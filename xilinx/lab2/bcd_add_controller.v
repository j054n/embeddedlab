==> flow/design.v <==
`timescale 1ns / 1ps
module bcd_add_controller(
			input clock,
			input load_a_input,
			input load_b_input,
			input display_ls_input,
			input display_ms_input,
			input init_ack,
			input load_a_ack,
			input load_b_ack,
			input display_a_ack,
			input display_b_ack,
			input display_ls_ack,
			input display_ms_ack,
			output reg init,
			output reg load_a,
			output reg load_b,
			output reg display_a,
			output reg display_b,
			output reg display_ls,
			output reg display_ms
			);
	parameter INIT_STATE = 0,
				LOAD_A_STATE = 1,
				DISPLAY_A_STATE = 2,
				LOAD_B_STATE = 3,
				DISPLAY_B_STATE = 4,
				DISPLAY_LS_STATE = 5,
				DISPLAY_MS_STATE = 6;
	reg [2:0] state = INIT_STATE;  
	always @(posedge clock)
		begin
			if(state == INIT_STATE)  
				begin
					init <= 1;
					load_a <= 0;
					load_b <= 0;
					display_a <= 0;
					display_b <= 0;
					display_ls <= 0;
					display_ms <= 0;
					if(init_ack == 1) begin
						if(load_a_input) state <= DISPLAY_A_STATE;
						if(load_b_input) state <= DISPLAY_B_STATE;
						if(display_ls_input) state <= DISPLAY_LS_STATE;
						if(display_ms_input) state <= DISPLAY_MS_STATE;
					end
				end
			else
				case(state)
					LOAD_A_STATE: begin
						if(load_a_ack) state <= DISPLAY_A_STATE;
						init <= 0;
						load_a <= 1;
						load_b <= 0;
						display_a <= 0;
						display_b <= 0;
						display_ls <= 0;
						display_ms <= 0;
					end
					DISPLAY_A_STATE: begin
						init <= 0;
						load_a <= 0;
						load_b <= 0;
						display_a <= 1;
						display_b <= 0;
						display_ls <= 0;
						display_ms <= 0;
						if(display_a_ack) begin  
							if(load_a_input) state <= LOAD_A_STATE;
							if(load_b_input) state <= LOAD_B_STATE;
							if(display_ls_input) state <= DISPLAY_LS_STATE;
							if(display_ms_input) state <= DISPLAY_MS_STATE;
						end
					end
					LOAD_B_STATE: begin
						if(load_b_ack) state <= DISPLAY_B_STATE;
						init <= 0;
						load_a <= 0;
						load_b <= 1;
						display_a <= 0;
						display_b <= 0;
						display_ls <= 0;
						display_ms <= 0;
					end
					DISPLAY_B_STATE: begin
						init <= 0;
						load_a <= 0;
						load_b <= 0;
						display_a <= 0;
						display_b <= 1;
						display_ls <= 0;
						display_ms <= 0;
						if(display_b_ack) begin  
							if(load_a_input) state <= LOAD_A_STATE;
							if(load_b_input) state <= LOAD_B_STATE;
							if(display_ls_input) state <= DISPLAY_LS_STATE;
							if(display_ms_input) state <= DISPLAY_MS_STATE;
						end
					end
					DISPLAY_LS_STATE: begin
						init <= 0;
						load_a <= 0;
						load_b <= 0;
						display_a <= 0;
						display_b <= 0;
						display_ls <= 1;
						display_ms <= 0;
						if(display_ls_ack) begin
							if(load_a_input) state <= LOAD_A_STATE;
							if(load_b_input) state <= LOAD_B_STATE;
							if(display_ls_input) state <= DISPLAY_LS_STATE;
							if(display_ms_input) state <= DISPLAY_MS_STATE;
						end
					end
					DISPLAY_MS_STATE: begin
						init <= 0;
						load_a <= 0;
						load_b <= 0;
						display_a <= 0;
						display_b <= 0;
						display_ls <= 0;
						display_ms <= 1;
						if(display_ms_ack) begin
							if(load_a_input) state <= LOAD_A_STATE;
							if(load_b_input) state <= LOAD_B_STATE;
							if(display_ls_input) state <= DISPLAY_LS_STATE;
							if(display_ms_input) state <= DISPLAY_MS_STATE;
						end
					end
				endcase
			end		
 endmodule
======== Tool chain data of bcd_add_controller ========
What the tools print for bcd_add_controller, step after step.
Lines are those of the file above, counted from 1.
Operators carry their Yosys type and port widths (W data, S select, Z words).
Cell names lack the library's common part.
A cell with - has no value.
set-up
  top ..................................... bcd_add_controller
  clock ................................... clock
  standard-cell library ................... sky130hd
  timing corner ........................... tt_025C_1v80

======== After elaboration ========
Yosys after proc, flatten, opt, wreduce and memory -nomap, before mapping. Memory bits, and registers merged into a memory's read port (data or address), are not among the register bits. Print and check cells are not counted. Equal cells are merged and count once.
cells by class
  equal/unequal tests ..................... 14
  mux-type cells .......................... 23
  reduce/logical cells .................... 16
operators by type and width
  kind                  number
  $mux W3               16
  $reduce_or A5 Y1      6
  $ne A3 B3 Y1 const B  6
  $pmux W3 S6           1
  $reduce_bool A2 Y1    6
  $pmux W1 S2           6
  $eq A3 B3 Y1 const B  3
  $reduce_and A9 Y1     1
  $reduce_bool A7 Y1    1
  $eq A3 B2 Y1 const B  2
  $reduce_or A6 Y1      1
  $ne A5 B5 Y1 const B  1
  $eq A3 B1 Y1 const B  1
  $logic_not A3 Y1      1
  $ne A2 B2 Y1 const B  1
storage and ports
  bits in registers ....................... 10
  input bits .............................. 12

======== Depth ========
Depth = most cells in a row (Yosys ltp): at word level without a register or memory, in the mapped netlist without a sequential cell, where the memories' decode and read muxes count.
logic depth
  word-level depth ........................ 7
  ABC_AREA ................................ 0
  gate-level depth with buffers ........... 5

======== Mapped cells and area ========
The flow's flattened synthesis, as Yosys stat reports it; memories are mapped. The netlist is that of the ABC_AREA named above (0 if unset); the other value can give another one.
cells by type
  type      number  total area (um^2)
  dfxtp_1   7       140.134
  edfxtp_1  3       90.086
  a21oi_1   5       25.024
  nor2_1    6       22.522
  o21ai_1   4       20.019
  a221oi_2  1       15.014
  inv_1     4       15.014
  o21ai_0   3       15.014
  nor2b_1   2       12.512
  buf_2     2       10.01
  nand3_1   2       10.01
  o211a_1   1       10.01
  a22o_1    1       8.758
  a31o_2    1       8.758
  a32oi_1   1       8.758
  nand2b_2  1       8.758
  o311ai_1  1       8.758
  o31a_1    1       8.758
Not listed: further types 12, cells in them 13.
synthesis totals
  mapped cells ............................ 59
  chip area (Yosys) ....................... 0.0005167 mm^2
  sequential part of the area ............. 0.0002302 mm^2
  flip-flop cells ......................... 10

======== Timing after synthesis ========
Source: OpenSTA report_checks on the synthesized netlist (no wires, ideal clock, input and output delay 20% of the period each), path of least setup slack; recovery checks are left aside. Register names are those of the netlist, which keeps one name where synthesis merged equal registers.
path post-synthesis
  path kind ............................... register -> register
  start point ............................. register state[2]
  end point ............................... register state[0]
  clock period ............................ 1640 ps
  setup time .............................. 255 ps
  arrival ................................. 1230 ps
  data required time ...................... 1385 ps
  slack ................................... 154 ps
  path delay .............................. 1485 ps
  stages .................................. 5
  synthesis period reached ................ 1486 ps
"path delay" = arrival - input delay + setup time.
"stages": output pins that drive a net of the path, with the launching flip-flop's if there is one; two outputs of one cell count as two.
"synthesis period reached" = period - worst setup slack (recovery checks aside). The figure is calculated, with input and output delays left at 20% of the set period.
Between the ends stands the longest chain of elaborated cells between them, by number of cells; it is not shown to be the way that was timed. Of several equally long chains one is given.
A line is the first line of the expression or statement that the cell stems from. Yosys adds cells for indexed reads and writes and turns some case tables into memories.
At most two assigning lines are given for a register; there are more.
The path ends at the enable pin of a flip-flop; only ways to that pin are counted.
between the ends, post-synthesis
  cells stage by stage .................... edfxtp_1 > or4_1 > o31a_1 > o311ai_1 > nor2_2
  cells in the longest elaborated chain ... 3
  elaborated cells on any way between the ends .. 17
  source lines of those cells ............. 2
  those cells by class .................... eq/ne (14); reduce/logical (3)
ends and longest elaborated chain, post-synthesis
  what                RTL line  RTL
  start: declaration  30        reg [2:0] state = INIT_STATE;
  start: assignment   43        if(load_a_input) state <= DISPLAY_A_STATE;
  start: assignment   44        if(load_b_input) state <= DISPLAY_B_STATE;
  $logic_not A3 Y1    33        if(state == INIT_STATE)
  $reduce_bool A7 Y1  -
  $reduce_and A9 Y1   -
  end: assignment     43
  end: assignment     44
  end: declaration    30

======== Timing after layout ========
From the final timing report of entry A: the path of least setup slack in the routed layout; clock arrival at registers is part of the times.
The path's times are printed in steps of 10 ps; the period is the one set.
path post-layout
  path kind ............................... register -> register
  start point ............................. register state[2]
  end point ............................... register state[0]
  clock period ............................ 1880 ps
  setup time .............................. 240 ps
  arrival ................................. 1600 ps
  data required time ...................... 1900 ps
  slack ................................... 300 ps
  stages .................................. 5
Between the ends stands the longest chain of elaborated cells between them, by number of cells; it is not shown to be the way that was timed. Of several equally long chains one is given.
At most two assigning lines are given for a register; there are more.
The path ends at the enable pin of a flip-flop; only ways to that pin are counted.
between the ends, post-layout
  cells stage by stage .................... edfxtp_1 > buf_4 > or2b_1 > o311ai_1 > nor2_2
  cells in the longest elaborated chain ... 3
  elaborated cells on any way between the ends .. 17
  source lines of those cells ............. 2
  those cells by class .................... eq/ne (14); reduce/logical (3)
ends and longest elaborated chain, post-layout
  what                RTL line  RTL
  start: declaration  30        reg [2:0] state = INIT_STATE;
  start: assignment   43        if(load_a_input) state <= DISPLAY_A_STATE;
  start: assignment   44        if(load_b_input) state <= DISPLAY_B_STATE;
  $logic_not A3 Y1    33        if(state == INIT_STATE)
  $reduce_bool A7 Y1  -
  $reduce_and A9 Y1   -
  end: assignment     43
  end: assignment     44
  end: declaration    30

Module bcd_add_controller, platform sky130hd: 2 stored runs of the flow (Yosys, OpenROAD) with differing settings, in no particular order. Input and output delays are each 20% of the period that was set; the output load is 0.01 pF.
"achieved period" is the run's clock period less its worst setup slack. It is reckoned from that one timing run; input and output delays stay at 20% of the period that was set.
"critical setup path time": the worst setup path's part of the clock period (all of it between registers, 20% less for each end at a port) less its slack. A launch clock that arrives late makes it longer, a capture clock that arrives late makes it shorter.
"power" rests on the timing tool's default activity at the inputs, not on a simulated workload.
"critical setup path time" is known to 10 ps.

======== entry A ========
==> flow/run.sh <==
#!/bin/bash
# the make line also repeats the synthesis and layout settings of config.mk as NAME=value (left out here)
make -C /OpenROAD-flow-scripts/flow DESIGN_CONFIG=/design/flow/config.mk WORK_HOME=/design/flow/orfs CLKGATE_MAP_FILE= finish
==> flow/config.mk <==
export PLATFORM = sky130hd
export DESIGN_NAME = bcd_add_controller
export DESIGN_NICKNAME = bcd_add_controller
export VERILOG_FILES = /design/flow/design.v
export SDC_FILE = /design/flow/constraint.sdc
export NUM_CORES = 4
export LEC_CHECK = 0
export CAP_MARGIN = 20
export CORE_MARGIN = 2
export CORE_UTILIZATION = 40
export SLEW_MARGIN = 20
==> flow/constraint.sdc <==
create_clock -name core_clock -period 1.88 [get_ports {clock}]
set_input_delay 0.3760 -clock core_clock [delete_from_list [all_inputs] [get_ports {clock}]]
set_output_delay 0.3760 -clock core_clock [all_outputs]
set_load 0.01 [all_outputs]

-------- measured, entry A --------
  power ................................... 1.256 mW
  standard-cell area of the final layout .. 0.0007532 mm^2
  die size ................................ 0.0015952 mm^2
  worst hold slack in the final report .... 442 ps
  summed negative setup slack ............. 0 ps
  worst setup slack after layout .......... 303 ps
  critical setup path time ................ 1580 ps
  critical path kind ...................... register -> register
  achieved period ......................... 1577 ps
  netlist area reported by Yosys .......... 0.0005167 mm^2
  utilization ............................. 65.2 %

======== entry B ========
==> flow/run.sh <==
#!/bin/bash
# the make line also repeats the synthesis and layout settings of config.mk as NAME=value (left out here)
make -C /OpenROAD-flow-scripts/flow DESIGN_CONFIG=/design/flow/config.mk WORK_HOME=/design/flow/orfs CLKGATE_MAP_FILE= finish
==> flow/config.mk <==
export PLATFORM = sky130hd
export DESIGN_NAME = bcd_add_controller
export DESIGN_NICKNAME = bcd_add_controller
export VERILOG_FILES = /design/flow/design.v
export SDC_FILE = /design/flow/constraint.sdc
export NUM_CORES = 4
export LEC_CHECK = 0
export CAP_MARGIN = 20
export CELL_PAD_IN_SITES_DETAIL_PLACEMENT = 0
export CORE_MARGIN = 4
export CORE_UTILIZATION = 34
export PLACE_DENSITY = 0.78
export SETUP_SLACK_MARGIN = 0.17
export SLEW_MARGIN = 20
==> flow/constraint.sdc <==
create_clock -name core_clock -period 1.03 [get_ports {clock}]
set_input_delay 0.2060 -clock core_clock [delete_from_list [all_inputs] [get_ports {clock}]]
set_output_delay 0.2060 -clock core_clock [all_outputs]
set_load 0.01 [all_outputs]

-------- measured, entry B --------
  power ................................... 3.096 mW
  standard-cell area of the final layout .. 0.0009584 mm^2
  die size ................................ 0.0022076 mm^2
  worst hold slack in the final report .... 451 ps
  summed negative setup slack ............. -2894 ps
  worst setup slack after layout .......... -434 ps
  critical setup path time ................ 1460 ps
  critical path kind ...................... register -> register
  achieved period ......................... 1464 ps
  netlist area reported by Yosys .......... 0.0005167 mm^2
  utilization ............................. 70.1 %
