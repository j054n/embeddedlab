==> flow/design.v <==
`timescale 1ns / 1ps
module bcd_add_datapath(
				input clock,
				input [6:0] input_value,
				input init,
				input load_a,
				input load_b,
				input display_a,
				input display_b,
				input display_ls,
				input display_ms,
				output reg init_ack = 0,
				output reg load_a_ack = 0,
				output reg load_b_ack = 0,
				output reg display_a_ack = 0,
				output reg display_b_ack = 0,
				output reg display_ls_ack = 0,
				output reg display_ms_ack = 0,
				output reg [7:0] output_value = 0
    );
	reg [6:0] A = 0;
	reg [6:0] B = 0;
	reg [7:0] C = 0;
	always @(posedge clock) begin
		C = A + B;
		if(init)
			begin
				init_ack = 1;
				load_a_ack = 0;
				load_b_ack = 0;
				display_a_ack = 0;
				display_b_ack = 0;
				display_ls_ack = 0;
				display_ms_ack = 0;
			end
		if(load_a)
			begin
				A = input_value;
				init_ack = 0;
				load_a_ack = 1;
				load_b_ack = 0;
				display_a_ack = 0;
				display_b_ack = 0;
				display_ls_ack = 0;
				display_ms_ack = 0;
			end
		if(display_a)
			begin
				output_value = A;  
				init_ack = 0;
				load_a_ack = 0;
				load_b_ack = 0;
				display_a_ack = 1;
				display_b_ack = 0;
				display_ls_ack = 0;
				display_ms_ack = 0;
			end
		if(load_b)
			begin
				B = input_value;
				init_ack = 0;
				load_a_ack = 0;
				load_b_ack = 1;
				display_a_ack = 0;
				display_b_ack = 0;
				display_ls_ack = 0;
				display_ms_ack = 0;
			end
		if(display_b)
			begin
				output_value = B;
				init_ack = 0;
				load_a_ack = 0;
				load_b_ack = 0;
				display_a_ack = 0;
				display_b_ack = 1;
				display_ls_ack = 0;
				display_ms_ack = 0;
			end
		if(display_ls)
			begin
				output_value = C;
				init_ack = 0;
				load_a_ack = 0;
				load_b_ack = 0;
				display_a_ack = 0;
				display_b_ack = 0;
				display_ls_ack = 1;
				display_ms_ack = 0;
			end
		if(display_ms)
			begin
				output_value = C;
				init_ack = 0;
				load_a_ack = 0;
				load_b_ack = 0;
				display_a_ack = 0;
				display_b_ack = 0;
				display_ls_ack = 0;
				display_ms_ack = 1;
			end
	end
endmodule
# --- From RTL to reports: bcd_add_datapath ---
# The steps from the RTL of bcd_add_datapath to its reports follow in flow order.
# Line numbers count from 1 in the design file above.
# Library cell names are shortened.
design:
  design: "bcd_add_datapath"
  clock: "clock"
  lib: "sky130hd"
  corner: "tt_025C_1v80"

# --- Word level ---
# Counts by Yosys on the flattened word-level netlist (proc, flatten, opt, wreduce; memories kept). Register bits leave out memories and registers merged into their read ports (data or address). Print and check cells are left out. Cells with the same type and inputs are merged into one.
classes:
  n_reduce_logical: 11
  add_sub_neg: 1
  n_mux: 17
ops:
  columns: ["operator", "n"]
  rows:
  - ["8-bit two-way mux", 4]
  - ["7-bit two-way mux", 2]
  - ["1-bit two-way mux", 11]
  - ["4-bit nonzero test", 2]
  - ["7-bit by 7-bit adder with 8-bit output", 1]
  - ["6-bit nonzero test", 1]
  - ["6-bit OR reduction", 1]
  - ["5-bit nonzero test", 1]
  - ["5-bit OR reduction", 1]
  - ["4-bit OR reduction", 1]
  - ["3-bit nonzero test", 1]
  - ["3-bit OR reduction", 1]
  - ["2-bit nonzero test", 1]
  - ["2-bit OR reduction", 1]
bits:
  wordCells: 39
  ff_bits: 29
  in_bits: 15

# --- Logic depth ---
# Yosys ltp: most cells in a row. Word level: on the elaborated netlist, between registers, memories and ports. Mapped: between sequential cells and ports; inverters and the memories' decode and read muxes count.
depth:
  ltp_word: 6
  abc_area: 0
  depth_mapped: 7

# --- Netlist ---
# Yosys stat after the flow's synthesis: flattened, memories mapped to cells. It holds for the ABC_AREA given above (unset counts as 0); a run with the other value may have another netlist.
synth_totals:
  seqArea_um2: 660.6
  cells: 134
  mapped_area_um2: 1395.1
  ff_cells: 29
types:
  columns: ["cell_type", "n"]
  rows:
  - ["dfxtp_1", 21]
  - ["edfxtp_1", 8]
  - ["mux2_2", 12]
  - ["ha_1", 7]
  - ["nor2_1", 18]
  - ["mux2i_1", 5]
  - ["o21ai_0", 8]
  - ["a21oi_1", 6]
  - ["a211oi_1", 3]
  - ["inv_1", 6]
  - ["fa_1", 1]
  - ["nand2_1", 4]
  - ["nand3b_1", 2]
  - ["o31ai_1", 2]
  - ["nor2b_1", 2]
  - ["nor4_1", 2]
  - ["o22ai_1", 2]
  - ["or2_1", 2]
# Other cell types: 19; their cells: 23.

# --- Worst setup path after synthesis ---
# OpenSTA on the mapped netlist: ideal clock, no wires. The path of least setup slack (recovery checks aside). Input and output delay are each 20% of the period. Register names are those of the netlist, which keeps one name where synthesis merged equal registers.
synth_path:
  path_type: "input-to-reg"
  start: "in display_ls"
  end: "reg init_ack"
  input_delay_ns: 0.652
  path_stages: 5
  t_arrival_ns: 1.747
  path_slack_ns: 1.440
  n_path_buf: 1
  tclk_ns: 3.26
  path_delay_ns: 1.168
  required_time_ns: 3.187
  period_less_setup_slack_ns: 1.82
# "path_delay_ns" is the arrival time less input delay plus setup time.
# "path_stages" counts driving pins, that of a launching flip-flop among them; a cell with two outputs on the path counts twice.
# "period_less_setup_slack_ns" = period - worst setup slack (recovery checks aside). The figure is calculated, with input and output delays left at 20% of the set period.
# The rows between start and end are the longest chain of elaborated cells between them; the timing report does not say that the signal goes this way. Where chains are equally long, one stands for them.
# Each line given opens the expression or statement behind the cell; cells for indexed reads and writes are added by Yosys, which also makes memories of some case tables.
# At most two assigning lines are given for a register; there are more.
synth_via:
  path_cell_list: "or2_1 > buf_6 > or3_4 > or2_1 > nor3_2"
  elab_chain_cells: 1
  cells_between: 1
  cone_lines: 0
  cone_classes: "1 x reduce/logical"
synth_lines:
  columns: ["item", "line", "text"]
  rows:
  - ["from (decl)", 10, "input display_ls,"]
  - ["6-bit OR reduction", null, null]
  - ["to (assign)", 28, "init_ack = 1;"]
  - ["to (assign)", 39, "init_ack = 0;"]
  - ["to (decl)", 12, "output reg init_ack = 0,"]

# --- Timing after layout ---
# From the final timing report of run 1: the path of least setup slack in the routed layout; clock arrival at registers is part of the times.
layout_path:
  path_type: "input-to-reg"
  start: "in load_a"
  end: "reg output_value[6]"
  t_arrival_ns: 2.19
  input_delay_ns: 0.59
  required_time_ns: 2.98
  n_path_buf: 1
  path_slack_ns: 0.79
  tclk_ns: 2.96
  path_stages: 5
# The rows between start and end are the longest chain of elaborated cells between them; the timing report does not say that the signal goes this way. Where chains are equally long, one stands for them.
# At most two assigning lines are given for a register; there are more.
layout_via:
  path_cell_list: "clkdlybuf4s50_1 > mux2_2 > nor2_1 > o311a_1 > nand3_1"
  elab_chain_cells: 5
  cells_between: 5
  cone_lines: 5
  cone_classes: "5 x mux"
layout_lines:
  columns: ["item", "line", "text"]
  rows:
  - ["from (decl)", 6, "input load_a,"]
  - ["7-bit two-way mux", 36, "if(load_a)"]
  - ["8-bit two-way mux", 47, "if(display_a)"]
  - ["8-bit two-way mux", 69, "if(display_b)"]
  - ["8-bit two-way mux", 80, "if(display_ls)"]
  - ["8-bit two-way mux", 91, "if(display_ms)"]
  - ["to (assign)", 82, "output_value = C;"]
  - ["to (assign)", 93, "output_value = C;"]
  - ["to (decl)", 19, "output reg [7:0] output_value = 0"]

# Module bcd_add_datapath, platform sky130hd: 2 stored runs of the flow (Yosys, OpenROAD) with differing settings, in no particular order. Input and output delays are each 20% of the period that was set; the output load is 0.01 pF.
# "clock_period_reached_ns" is the run's clock period less its worst setup slack. It is reckoned from that one timing run; input and output delays stay at 20% of the period that was set.
# By "worst_setup_path_time_ns" is meant the share of the clock period that the worst setup path is allowed (20% is reserved at inputs, 20% at outputs), minus its slack. Clock arrival times at its registers enter into it.
# "power_total_uw" is the tool's figure for a default switching activity; nothing was simulated.
runs:
  - name: "run 1"
    settings:
      period_ns: 2.96
      CORE_UTILIZATION: 55
      PLACE_DENSITY_LB_ADDON: 0.04
      CORE_ASPECT_RATIO: 0.52
      CELL_PAD_IN_SITES_DETAIL_PLACEMENT: 0
      TNS_END_PERCENT: 90
      ABC_AREA: 0
      GPL_TIMING_DRIVEN: 1
      GPL_ROUTABILITY_DRIVEN: 1
      CAP_MARGIN: 20
      MIN_ROUTING_LAYER: "met1"
      CORE_MARGIN: 2
      SLEW_MARGIN: 20
    results:
      worst_setup_path_time_ns: 1.57
      worst_setup_path_type: "input-to-reg"
      clock_period_reached_ns: 2.166
      timing.setup.ws_ns: 0.794
      timing.setup.tns_ns: 0.000
      ws_hold_ns: 0.497
      synthesis_area_um2: 1395.1
      power_total_uw: 1095
      util_pct: 73.6
      post_route_stdcell_area_um2: 1808.0
      die_footprint_um2: 2977.2
  - name: "run 2"
    settings:
      period_ns: 3.0
      CORE_UTILIZATION: 47
      SETUP_SLACK_MARGIN: 0.74
      PLACE_DENSITY_LB_ADDON: 0.05
      CELL_PAD_IN_SITES_DETAIL_PLACEMENT: 2
      GPL_ROUTABILITY_DRIVEN: 0
      CTS_CLUSTER_DIAMETER: 371
      CAP_MARGIN: 20
      SLEW_MARGIN: 25
      CORE_MARGIN: 2
    outcome: "not finished: clock tree synthesis ended with error DPL-0033"
